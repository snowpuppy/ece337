==> flow/design.v <==
module encoder(
clock_me,
encode_en,
rst_n,
pixel_data,
R,
G,
B);
input clock_me;
input encode_en;
input rst_n;
input [23:0] pixel_data;
output[9:0] R;
output[9:0] G;
output[9:0] B;
encoder_one encode_R(clock_me,encode_en,rst_n,pixel_data[7:0],R);
encoder_one encode_G(clock_me,encode_en,rst_n,pixel_data[15:8], G);
encoder_one encode_B(clock_me,encode_en,rst_n,pixel_data[23:16],B);
endmodule
module encoder_one(
    clock_me,
    encode_en,
    rst_n,
    d,
    q_out);
    input rst_n;
    input clock_me;
    input encode_en;
    input[7:0] d;
    output reg[9:0] q_out;
    reg[8:0] q_m;
    reg[7:0] cnt;
    wire[3:0] num0d, num1d, num0q_m, num1q_m;
    numbercnt numbercnt_d_inst(d[7:0], num0d, num1d);
    numbercnt numbercnt_q_m_inst(q_m[7:0], num0q_m, num1q_m);
    always @(*)
    begin
        if((num1d > 8'h4) || ((num1d == 8'h4) && (d[0] == 1'b0)))
        begin
            q_m[0] = d[0];
            q_m[1] = q_m[0] ~^ d[1];
            q_m[2] = q_m[1] ~^ d[2];
            q_m[3] = q_m[2] ~^ d[3];
            q_m[4] = q_m[3] ~^ d[4];
            q_m[5] = q_m[4] ~^ d[5];
            q_m[6] = q_m[5] ~^ d[6];
            q_m[7] = q_m[6] ~^ d[7];
            q_m[8] = 1'b0;
        end
        else
        begin
            q_m[0] = d[0];
            q_m[1] = q_m[0] ^ d[1];
            q_m[2] = q_m[1] ^ d[2];
            q_m[3] = q_m[2] ^ d[3];
            q_m[4] = q_m[3] ^ d[4];
            q_m[5] = q_m[4] ^ d[5];
            q_m[6] = q_m[5] ^ d[6];
            q_m[7] = q_m[6] ^ d[7];
            q_m[8] = 1'b1;
        end
    end
    always @(posedge clock_me)
    begin
        if (rst_n == 0)
        begin
            q_out <= 10'b0000000000;
            cnt <= 8'h00;
        end
        else if(encode_en)
        begin
            if((cnt == 8'h00) || (num1q_m == num0q_m))
            begin
                q_out[9] <= ~q_m[8];
                q_out[8] <= q_m[8];
                q_out[7:0] <= q_m[8] ? q_m[7:0] : ~q_m[7:0];
                if(q_m[8] == 1'b0)
                    cnt <= cnt + (num0q_m - num1q_m);
                else
                    cnt <= cnt + (num1q_m - num0q_m);
            	end
            else if(((cnt[7] == 1'b0) && (num1q_m > num0q_m)) || ((cnt[7] == 1'b1) && (num0q_m > num1q_m)))
            begin
                q_out[9] <= 1'b1;
                q_out[8] <= q_m[8];
                q_out[7:0] <= ~q_m[7:0];
                cnt <= cnt + (q_m[8] << 1) + (num0q_m - num1q_m);
            	end
            else            	
	          begin
                q_out[9] <= 1'b0;
                q_out[8] <= q_m[8];
                q_out[7:0] <= q_m[7:0];
                cnt <= cnt - (~q_m[8] << 1) + (num1q_m - num0q_m);
            	end
           end
         end
endmodule
module numbercnt(
input wire [7:0] data_in,
output reg [3:0] num0,
output reg [3:0] num1);
integer k;
always @ (*)
begin
  num0 = 4'b0000;
  num1 = 4'b0000;
  for(k = 0; k < 8; k = k + 1) begin
    if(data_in[k] == 1'b1) begin
      num1 = num1 + 1;
    end
  else if(data_in[k] == 1'b0) 
    begin
      num0 = num0 + 1;
    end
  end 
  end
endmodule
# [From RTL to reports: encoder]
# Tool output for the design above, in the order of the flow.
# Lines are those of the file above, counted from 1.
# Operators: Yosys type, input widths -> output width; for muxes data width and select width s.
# Library cell names are shortened.
# A cell with n/a has no value.
[design] top_module="encoder" clock_port="clock_me" library="sky130hd" pvt_corner="tt_025C_1v80"

# [Elaborated design]
# Yosys after proc, flatten, opt, wreduce and memory -nomap, before mapping. Enables and synchronous resets that opt folds into registers are not counted as muxes. Memory bits, and registers merged into a memory's read port (data or address), are not among the register bits. Print and check cells are not counted. Equal cells are merged and count once.
[word_totals] in_bits=27 elab_cells=303 out_inout_bits=30 regBits=54
[classes] addsub=84 reduce_and_logical=21 n_cmp=9 logic=54 n_mux=117 n_eq=6
[op_table] operator="$mux 4" n=61
[op_table] operator="$add 4x1->4 const B" n=58
[op_table] operator="$mux 8" n=18
[op_table] operator="$add 8x8->8" n=12
[op_table] operator="$mux 1" n=36
[op_table] operator="$sub 4x4->5" n=6
[op_table] operator="$gt 4x4->1" n=6
[op_table] operator="$add 8x2->8" n=3
[op_table] operator="$sub 8x8->8" n=3
[op_table] operator="$not 8->8" n=3
[op_table] operator="$logic_not 8->1" n=3
[op_table] operator="$xnor 1x1->1" n=21
[op_table] operator="$xor 1x1->1" n=21
[op_table] operator="$not 1->7" n=3
[op_table] operator="$gt 4x3->1 const B" n=3
[op_table] operator="$eq 4x3->1 const B" n=3
[op_table] operator="$eq 4x4->1" n=3
[op_table] operator="$logic_and 1x1->1" n=9
[op_table] operator="$logic_or 1x1->1" n=9
[op_table] operator="$not 1->1" n=6
[op_table] operator="$add 1x1->2 const B" n=2
[op_table] operator="$mux 2" n=2

# [Depth]
# Longest topological path by Yosys (ltp), each cell counted once; first at word level (registers and memories cut), then after technology mapping (sequential cells cut; the memories' decode and read muxes count).
[logic_depth] word_depth=37 ABC_AREA=1 ltp_mapped=71 ltp_nobuf=68

# [Synthesis result]
# The flow's flattened synthesis, as Yosys stat reports it; memories are mapped. The netlist is that of the ABC_AREA named above (0 if unset); the other value can give another one.
[types] cell_type="ha_1" n=174 area_total_um2=2.18E+03
[types] cell_type="nand2_1" n=526 area_total_um2=1.97E+03
[types] cell_type="dfxtp_1" n=54 area_total_um2=1.08E+03
[types] cell_type="inv_1" n=225 area_total_um2=844.56
[types] cell_type="nand3_1" n=143 area_total_um2=715.686
[types] cell_type="a21oi_1" n=103 area_total_um2=515.494
[types] cell_type="xor2_1" n=58 area_total_um2=507.987
[types] cell_type="o21ai_0" n=89 area_total_um2=445.427
[types] cell_type="nand2_4" n=35 area_total_um2=394.128
[types] cell_type="nor2_1" n=105 area_total_um2=394.128
[types] cell_type="fa_1" n=18 area_total_um2=360.346
[types] cell_type="nand2_2" n=42 area_total_um2=262.752
[types] cell_type="xnor2_1" n=30 area_total_um2=262.752
[types] cell_type="nand3_2" n=25 area_total_um2=250.24
[types] cell_type="o221ai_1" n=21 area_total_um2=183.926
[types] cell_type="or2_2" n=20 area_total_um2=125.12
[types] cell_type="nand3_4" n=7 area_total_um2=122.618
[types] cell_type="clkbuf_1" n=28 area_total_um2=105.101
# Not listed: further types 37, cells in them 186.
[synth_totals] seq_area_um2=1081.0 mapped_area_um2=12017.8 flip_flops=54 cell_count=1889

# [Worst setup path after synthesis]
# OpenSTA on the mapped netlist: ideal clock, no wires. The path of least setup slack (recovery checks aside). Input and output delay are each 20% of the period. Register names are those of the netlist, which keeps one name where synthesis merged equal registers.
[synth_timing] kind="in2reg" startpoint="in pixel_data[16]" endpoint="reg encode_B.cnt[7]" setup_ps=95 n_path_buf=2 slack_ps=5062 t_required_ps=17805 arrival_time_ps=12743 path_delay_ps=9258 tclk_ps=17900 stages=57 synth_period_reached_ps=12838
# "path_delay_ps" is the arrival time less input delay plus setup time.
# "stages": output pins that drive a net of the path, with the launching flip-flop's if there is one; two outputs of one cell count as two.
# "synth_period_reached_ps" is the clock period less the worst setup slack; recovery checks do not enter. This is arithmetic on one report: input and output delays are still those of the set period (20% each).
# Between the ends stands the longest chain of elaborated cells between them, by number of cells; it is not shown to be the way that was timed. Of several equally long chains one is given.
# Each line given opens the expression or statement behind the cell; cells for indexed reads and writes are added by Yosys, which also makes memories of some case tables.
# At most two assigning lines are given for a register; there are more.
[synth_between] path_cell_list="inv_1 > ha_1 > nand2_1 > inv_2 > nor2_8 > ha_1 > or2_1 > nand3_1 > a21oi_1 > a31oi_1 > ha_1 > or2_2 > nand3_1 > nand2_1 > ha_1 > a21oi_1 > nand3_2 > nand2_4 > (+21 left out) > nand2_1 > ha_1 > o21ai_0 > fa_1 > fa_1 > inv_1 > ha_1 > inv_1 > fa_1 > o31ai_1 > nand2_1 > nand2_1 > a21oi_1 > a21oi_1 > o21ai_0 > o21ai_0 > a21oi_1 > a221oi_1" elab_chain_cells=37
[synth_lines] element="from (decl)" line_no=12 text="input [23:0] pixel_data;"
[synth_lines] element="$mux 1" line_no=109 text="if(data_in[k] == 1'b1) begin"
[synth_lines] element="$add 4x1->4" line_no=110 text="num1 = num1 + 1;"
[synth_lines] element="$mux 4" line_no=109
[synth_lines] element="$add 4x1->4" line_no=110
[synth_lines] element="$mux 4" line_no=109
[synth_lines] element="$add 4x1->4" line_no=110
[synth_lines] element="$mux 4" line_no=109
[synth_lines] element="(+23 left out)"
[synth_lines] element="$add 4x1->4" line_no=110
[synth_lines] element="$mux 4" line_no=109
[synth_lines] element="$gt 4x4->1" line_no=82 text="else if(((cnt[7] == 1'b0) && (num1q_m > num0q_m)) || ((cnt[7] == 1'b1) && (num0q_m > num1q_m)))"
[synth_lines] element="$logic_and 1x1->1" line_no=82
[synth_lines] element="$logic_or 1x1->1" line_no=82
[synth_lines] element="$mux 8" line_no=82
[synth_lines] element="$mux 8" line_no=72 text="if((cnt == 8'h00) || (num1q_m == num0q_m))"
[synth_lines] element="to (assign)" line_no=78 text="cnt <= cnt + (num0q_m - num1q_m);"
[synth_lines] element="to (assign)" line_no=80 text="cnt <= cnt + (num1q_m - num0q_m);"
[synth_lines] element="to (decl)" line_no=32 text="reg[7:0] cnt;"

# [Timing after layout]
# Path of least setup slack in the final report of stored run 1 (OpenROAD, finished layout, wires in). Where an end is a register, its clock arrival counts in the times.
# The path's times are printed in steps of 10 ps; the period is the one set.
[layout_timing] kind="in2reg" startpoint="in pixel_data[0]" endpoint="reg encode_R.cnt[7]" tclk_ps=14000 t_required_ps=14230 arrival_time_ps=13650 n_path_buf=2 setup_ps=90 stages=63 slack_ps=590
# Between the ends stands the longest chain of elaborated cells between them, by number of cells; it is not shown to be the way that was timed. Of several equally long chains one is given.
# At most two assigning lines are given for a register; there are more.
[layout_between] path_cell_list="clkdlybuf4s50_1 > inv_1 > ha_1 > inv_2 > nand2_2 > nand2_4 > inv_1 > a21oi_1 > o31ai_1 > ha_1 > or2_2 > nand2_1 > nand2_1 > o211ai_1 > ha_1 > nand2_1 > nand2_1 > ha_1 > (+27 left out) > or2_2 > o21ai_0 > inv_1 > ha_1 > nand2_1 > o21ai_0 > xor2_1 > ha_1 > ha_1 > a21oi_1 > nor2_1 > o21ai_0 > nand2_1 > a21oi_1 > xnor2_1 > o21ai_0 > a21oi_1 > a221oi_1" elab_chain_cells=37
[layout_lines] element="from (decl)" line_no=12 text="input [23:0] pixel_data;"
[layout_lines] element="$mux 1" line_no=109 text="if(data_in[k] == 1'b1) begin"
[layout_lines] element="$add 1x1->2" line_no=110 text="num1 = num1 + 1;"
[layout_lines] element="$mux 2" line_no=109
[layout_lines] element="$add 4x1->4" line_no=110
[layout_lines] element="$mux 4" line_no=109
[layout_lines] element="$add 4x1->4" line_no=110
[layout_lines] element="$mux 4" line_no=109
[layout_lines] element="(+23 left out)"
[layout_lines] element="$add 4x1->4" line_no=110
[layout_lines] element="$mux 4" line_no=109
[layout_lines] element="$gt 4x4->1" line_no=82 text="else if(((cnt[7] == 1'b0) && (num1q_m > num0q_m)) || ((cnt[7] == 1'b1) && (num0q_m > num1q_m)))"
[layout_lines] element="$logic_and 1x1->1" line_no=82
[layout_lines] element="$logic_or 1x1->1" line_no=82
[layout_lines] element="$mux 8" line_no=82
[layout_lines] element="$mux 8" line_no=72 text="if((cnt == 8'h00) || (num1q_m == num0q_m))"
[layout_lines] element="to (assign)" line_no=78 text="cnt <= cnt + (num0q_m - num1q_m);"
[layout_lines] element="to (assign)" line_no=80 text="cnt <= cnt + (num1q_m - num0q_m);"
[layout_lines] element="to (decl)" line_no=32 text="reg[7:0] cnt;"

Subject: encoder on sky130hd, stored results

Hello all,

Below are 2 stored runs of the flow (Yosys, OpenROAD; platform sky130hd) on encoder, each with its settings and what was measured, unordered. Constraints: input delay and output delay 20% of the set period each, output load 0.01 pF.
"timing.achieved_period_ps" = clock period - worst setup slack. The figure is calculated, with input and output delays left at 20% of the set period.
"worst_path_time_ps" is the time allowed to the run's worst setup path (the clock period less input and output delay, where it has them) less its slack. Clock arrival times count: a late capture clock shortens it, a late launch clock lengthens it.
"worst_path_time_ps" is given in steps of 10 ps.

[flow] stored run 1: files
==> flow/run.sh <==
#!/bin/bash
# the make line also repeats the synthesis and layout settings of config.mk as NAME=value (left out here)
make -C /OpenROAD-flow-scripts/flow DESIGN_CONFIG=/design/flow/config.mk WORK_HOME=/design/flow/orfs CLKGATE_MAP_FILE= finish
==> flow/config.mk <==
export PLATFORM = sky130hd
export DESIGN_NAME = encoder
export DESIGN_NICKNAME = encoder
export VERILOG_FILES = /design/flow/design.v
export SDC_FILE = /design/flow/constraint.sdc
export NUM_CORES = 4
export LEC_CHECK = 0
export ABC_AREA = 1
export CAP_MARGIN = 40
export CELL_PAD_IN_SITES_DETAIL_PLACEMENT = 0
export CORE_MARGIN = 2
export CORE_UTILIZATION = 26
export CTS_CLUSTER_SIZE = 51
export GPL_ROUTABILITY_DRIVEN = 1
export GPL_TIMING_DRIVEN = 1
export PLACE_DENSITY_LB_ADDON = 0.29
export SETUP_SLACK_MARGIN = -1.05
export SLEW_MARGIN = 0
export TNS_END_PERCENT = 85
==> flow/constraint.sdc <==
create_clock -name core_clock -period 14.0 [get_ports {clock_me}]
set_input_delay 2.8000 -clock core_clock [delete_from_list [all_inputs] [get_ports {clock_me}]]
set_output_delay 2.8000 -clock core_clock [all_outputs]
set_load 0.01 [all_outputs]

[flow] stored run 1: metrics
[metrics] timing.achieved_period_ps = 13415
[metrics] utilization_pct = 29.7
[metrics] worst_hold_slack_ps = 480
[metrics] ys_area_um2 = 12017.8
[metrics] die_area_um2 = 47958.8
[metrics] finish.stdcell_area_um2 = 13495.4
[metrics] tns_setup_ps = 0
[metrics] ws_setup_ps = 585
[metrics] worst_path_time_ps = 10610
[metrics] critical_path_type = in2reg

[flow] stored run 2: files
==> flow/run.sh <==
#!/bin/bash
# the make line also repeats the synthesis and layout settings of config.mk as NAME=value (left out here)
make -C /OpenROAD-flow-scripts/flow DESIGN_CONFIG=/design/flow/config.mk WORK_HOME=/design/flow/orfs CLKGATE_MAP_FILE= finish
==> flow/config.mk <==
export PLATFORM = sky130hd
export DESIGN_NAME = encoder
export DESIGN_NICKNAME = encoder
export VERILOG_FILES = /design/flow/design.v
export SDC_FILE = /design/flow/constraint.sdc
export NUM_CORES = 4
export LEC_CHECK = 0
export ABC_AREA = 0
export CAP_MARGIN = 20
export CELL_PAD_IN_SITES_DETAIL_PLACEMENT = 0
export CELL_PAD_IN_SITES_GLOBAL_PLACEMENT = 2
export CORE_MARGIN = 2
export CORE_UTILIZATION = 61
export CTS_CLUSTER_SIZE = 32
export GPL_TIMING_DRIVEN = 0
export SETUP_SLACK_MARGIN = 1.08
export SLEW_MARGIN = 20
==> flow/constraint.sdc <==
create_clock -name core_clock -period 14.5 [get_ports {clock_me}]
set_input_delay 2.9000 -clock core_clock [delete_from_list [all_inputs] [get_ports {clock_me}]]
set_output_delay 2.9000 -clock core_clock [all_outputs]
set_load 0.01 [all_outputs]

[flow] stored run 2: stopped before the end: placement reported GPL-0301

Thanks
